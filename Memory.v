==> flow/design.v <==
module Memory(
    input clk, MEMread, MEMwrite,
    input [31:0] data, address,
    output reg [31:0] MEM_result
);
    reg [31:0] memory [0:63];
    wire [31:0] memory_address;
    assign memory_address = {address[31:2], 2'b0} - 32'd1024;
    always @(posedge clk) begin
        if (MEMwrite) memory[memory_address] <= data;
    end
    always @(*) begin
        if (MEMread == 1) MEM_result <= memory[memory_address];
        else if (MEMread == 0) MEM_result <= 32'b0;
    end
endmodule
# Tool chain data of Memory
# What the tools print for Memory, step after step.
# Lines are those of the file above, counted from 1.
# Library cell names are shortened.
# A cell with - has no value.
# design
top_module	Memory
clock	clk
cell_library	sky130hd
pvt_corner	tt_025C_1v80

# Word-level counts
# Source: Yosys, flattened and elaborated, memories not mapped. Widths are those after wreduce; folded enables and synchronous resets count as part of the registers. Registers that Yosys merges into a memory's read port (data or address) are not register bits. Print and check cells do not count. Equal cells are merged and count once.
# Yosys's memory passes give these memory sizes; they may raise the number of words (mostly to a power of two), join words into wider ones and drop unused or constant bits.
# word_totals
ramBits	2048
mem_bits_ro	0
out_inout_bits	32
wordCells	6
clocked_rd_ports_x_width	0
latchBits	0
ff_bits	0
in_bits	67
n_memories	1
# op_classes
n_shift	0
reduce_and_logical	0
n_eq	0
bitwise	0
multipliers	0
div	0
cmp	0
n_addsub	1
muxes	4
# mem_list
name	words	word_bits	read_ports	write_ports	line_no	rtl
memory	64	32	1	1	6	reg [31:0] memory [0:63];
# ops
op	n
32-bit 2-to-1 mux	2
6-bit by 1-bit subtractor with 6-bit output with constant B	1
6-bit 2-to-1 mux	1
1-bit 2-to-1 mux	1

# Depth
# Longest topological path by Yosys (ltp), each cell counted once; first at word level (registers and memories cut), then after technology mapping (sequential cells cut; the memories' decode and read muxes count).
# logic_depth
depth_word	2
ABC_AREA	0
depth_mapped	8
depth_no_buf	4

# Mapped cells and area
# Yosys stat after the flow's synthesis: flattened, memories mapped to cells. It holds for the ABC_AREA given above (unset counts as 0); a run with the other value may have another netlist.
# mapped
buffers	59
cells	1011
flip_flops	512
seqArea_mm2	0.0153747
synth_area_mm2	0.0197527
# types
type	n	type_area_um2
edfxtp_1	512	1.54E+04
mux2i_1	179	1.79E+03
mux4_2	33	743.213
o22ai_1	86	538.016
o41a_1	13	146.39
buf_2	26	130.125
buf_4	12	90.086
and2_1	13	81.328
nor3_1	15	75.072
nor2_1	18	67.565
a21boi_0	8	60.058
clkbuf_1	15	56.304
mux2_2	5	56.304
nand2_1	15	56.304
nand3b_1	7	52.55
o31a_1	6	52.55
a211oi_1	6	45.043
buf_6	4	45.043
# Not listed: further types 21, cells in them 38.

# Worst setup path after synthesis
# OpenSTA on the mapped netlist: ideal clock, no wires. The path of least setup slack (recovery checks aside). Input and output delay are each 20% of the period. Register names are those of the netlist, which keeps one name where synthesis merged equal registers.
# synth_path
path_kind	input to register
start	input address[2]
end	memory memory[36][0]
setup_time_ns	0.461
input_delay_ns	2.000
delay_ns	3.593
n_path_buf	4
period_ns	10.0
arrival_ns	5.132
stages	6
path_slack_ns	4.407
t_required_ns	9.539
t_first_pin_ns	2.000
period_less_setup_slack_ns	5.593
# "delay_ns" = arrival - input delay + setup time.
# "stages": output pins that drive a net of the path, with the launching flip-flop's if there is one; two outputs of one cell count as two.
# "period_less_setup_slack_ns" is the clock period less the worst setup slack; recovery checks do not enter. This is arithmetic on one report: input and output delays are still those of the set period (20% each).
# The rows between start and end are the longest chain of elaborated cells between them; the timing report does not say that the signal goes this way. Where chains are equally long, one stands for them.
# A line is the first line of the expression or statement that the cell stems from. Yosys adds cells for indexed reads and writes and turns some case tables into memories.
# synth_between
cell_sequence	buf_6 buf_4 buf_2 buf_2 nand2_1 nor3_1
elab_chain_len	2
cells_between	2
lines_between	2
classes_between	add/sub (1); mux (1)
# synth_lines
item	line_no	rtl
from (decl)	3	input [31:0] data, address,
6-bit by 1-bit subtractor with 6-bit output	8	assign memory_address = {address[31:2], 2'b0} - 32'd1024;
6-bit 2-to-1 mux	10	if (MEMwrite) memory[memory_address] <= data;
to (decl)	6	reg [31:0] memory [0:63];

# Path in the finished layout
# From the final timing report of flow run A: the path of least setup slack in the routed layout; clock arrival at registers is part of the times.
# layout_path
path_kind	input to output
start	input address[4]
end	output MEM_result[12]
t_required_ns	4.15
t_first_pin_ns	1.04
n_path_buf	3
input_delay_ns	1.04
stages	7
path_slack_ns	0.14
arrival_ns	4.01
out_delay_ns	1.04
period_ns	5.19
# The rows between start and end are the longest chain of elaborated cells between them; the timing report does not say that the signal goes this way. Where chains are equally long, one stands for them.
# A memory read counts as a cell of the chain, while the word-level depth stops at memories.
# layout_between
cell_sequence	clkdlybuf4s50_1 buf_4 nor2b_1 nand2b_1 o22ai_1 o41a_1 clkdlybuf4s50_1
elab_chain_len	3
cells_between	3
lines_between	3
classes_between	add/sub (1); mux (1); memory (1)
# layout_lines
item	line_no	rtl
from (decl)	3	input [31:0] data, address,
6-bit by 1-bit subtractor with 6-bit output	8	assign memory_address = {address[31:2], 2'b0} - 32'd1024;
memory 64 x 32 bit	6	reg [31:0] memory [0:63];
32-bit 2-to-1 mux	-
to (decl)	4	output reg [31:0] MEM_result

Subject: flow runs of Memory

Hi,

Settings and measured results of 2 stored flow runs for module Memory (sky130hd), not sorted in any way. The constraints put input and output delay at 20% of the set period each and load the outputs with 0.01 pF.
By "clock_period_reached_ns" is meant the clock period of the run minus its worst setup slack. This is arithmetic on one report: input and output delays are still those of the set period (20% each).
By "timing.worst_path_ns" is meant the share of the clock period that the worst setup path is allowed (20% is reserved at inputs, 20% at outputs), minus its slack. Clock arrival times at its registers enter into it.
"design_power_uw" is the tool's figure for a default switching activity; nothing was simulated.

Flow run A, flow files:
==> flow/run.sh <==
#!/bin/bash
# the make line also repeats the synthesis and layout settings of config.mk as NAME=value (left out here)
make -C /OpenROAD-flow-scripts/flow DESIGN_CONFIG=/design/flow/config.mk WORK_HOME=/design/flow/orfs CLKGATE_MAP_FILE= finish
==> flow/config.mk <==
export PLATFORM = sky130hd
export DESIGN_NAME = Memory
export DESIGN_NICKNAME = Memory
export VERILOG_FILES = /design/flow/design.v
export SDC_FILE = /design/flow/constraint.sdc
export NUM_CORES = 4
export LEC_CHECK = 0
export CAP_MARGIN = 20
export CORE_MARGIN = 2
export CORE_UTILIZATION = 40
export SLEW_MARGIN = 20
==> flow/constraint.sdc <==
create_clock -name core_clock -period 5.19 [get_ports {clk}]
set_input_delay 1.0380 -clock core_clock [delete_from_list [all_inputs] [get_ports {clk}]]
set_output_delay 1.0380 -clock core_clock [all_outputs]
set_load 0.01 [all_outputs]

==> results of flow run A, as CSV <==
result,value
timing.setup.tns_ns,0.000
fin_util_frac,0.475
clock_period_reached_ns,5.047
finalCellArea_mm2,0.023196
fin_ws_ns,0.143
dieArea_mm2,0.0511755
timing.worst_path_ns,2.97
critical_path_kind,"input to output"
synthArea_mm2,0.0197527
ws_hold_ns,1.138
design_power_uw,8703

Flow run B, flow files:
==> flow/run.sh <==
#!/bin/bash
# the make line also repeats the synthesis and layout settings of config.mk as NAME=value (left out here)
make -C /OpenROAD-flow-scripts/flow DESIGN_CONFIG=/design/flow/config.mk WORK_HOME=/design/flow/orfs CLKGATE_MAP_FILE= finish
==> flow/config.mk <==
export PLATFORM = sky130hd
export DESIGN_NAME = Memory
export DESIGN_NICKNAME = Memory
export VERILOG_FILES = /design/flow/design.v
export SDC_FILE = /design/flow/constraint.sdc
export NUM_CORES = 4
export LEC_CHECK = 0
export CAP_MARGIN = 20
export CELL_PAD_IN_SITES_DETAIL_PLACEMENT = 0
export CELL_PAD_IN_SITES_GLOBAL_PLACEMENT = 2
export CORE_ASPECT_RATIO = 0.74
export CORE_MARGIN = 3
export CORE_UTILIZATION = 37
export CTS_CLUSTER_SIZE = 100
export GPL_TIMING_DRIVEN = 1
export MAX_ROUTING_LAYER = met5
export MIN_ROUTING_LAYER = met1
export SETUP_SLACK_MARGIN = 0.32
export SLEW_MARGIN = 20
==> flow/constraint.sdc <==
create_clock -name core_clock -period 2.88 [get_ports {clk}]
set_input_delay 0.5760 -clock core_clock [delete_from_list [all_inputs] [get_ports {clk}]]
set_output_delay 0.5760 -clock core_clock [all_outputs]
set_load 0.01 [all_outputs]

==> results of flow run B, as CSV <==
result,value
timing.setup.tns_ns,0.000
fin_util_frac,0.488
clock_period_reached_ns,2.772
finalCellArea_mm2,0.0256221
fin_ws_ns,0.108
dieArea_mm2,0.0562261
timing.worst_path_ns,2.20
critical_path_kind,"register to output"
synthArea_mm2,0.0197527
ws_hold_ns,0.889
design_power_uw,16032

Regards
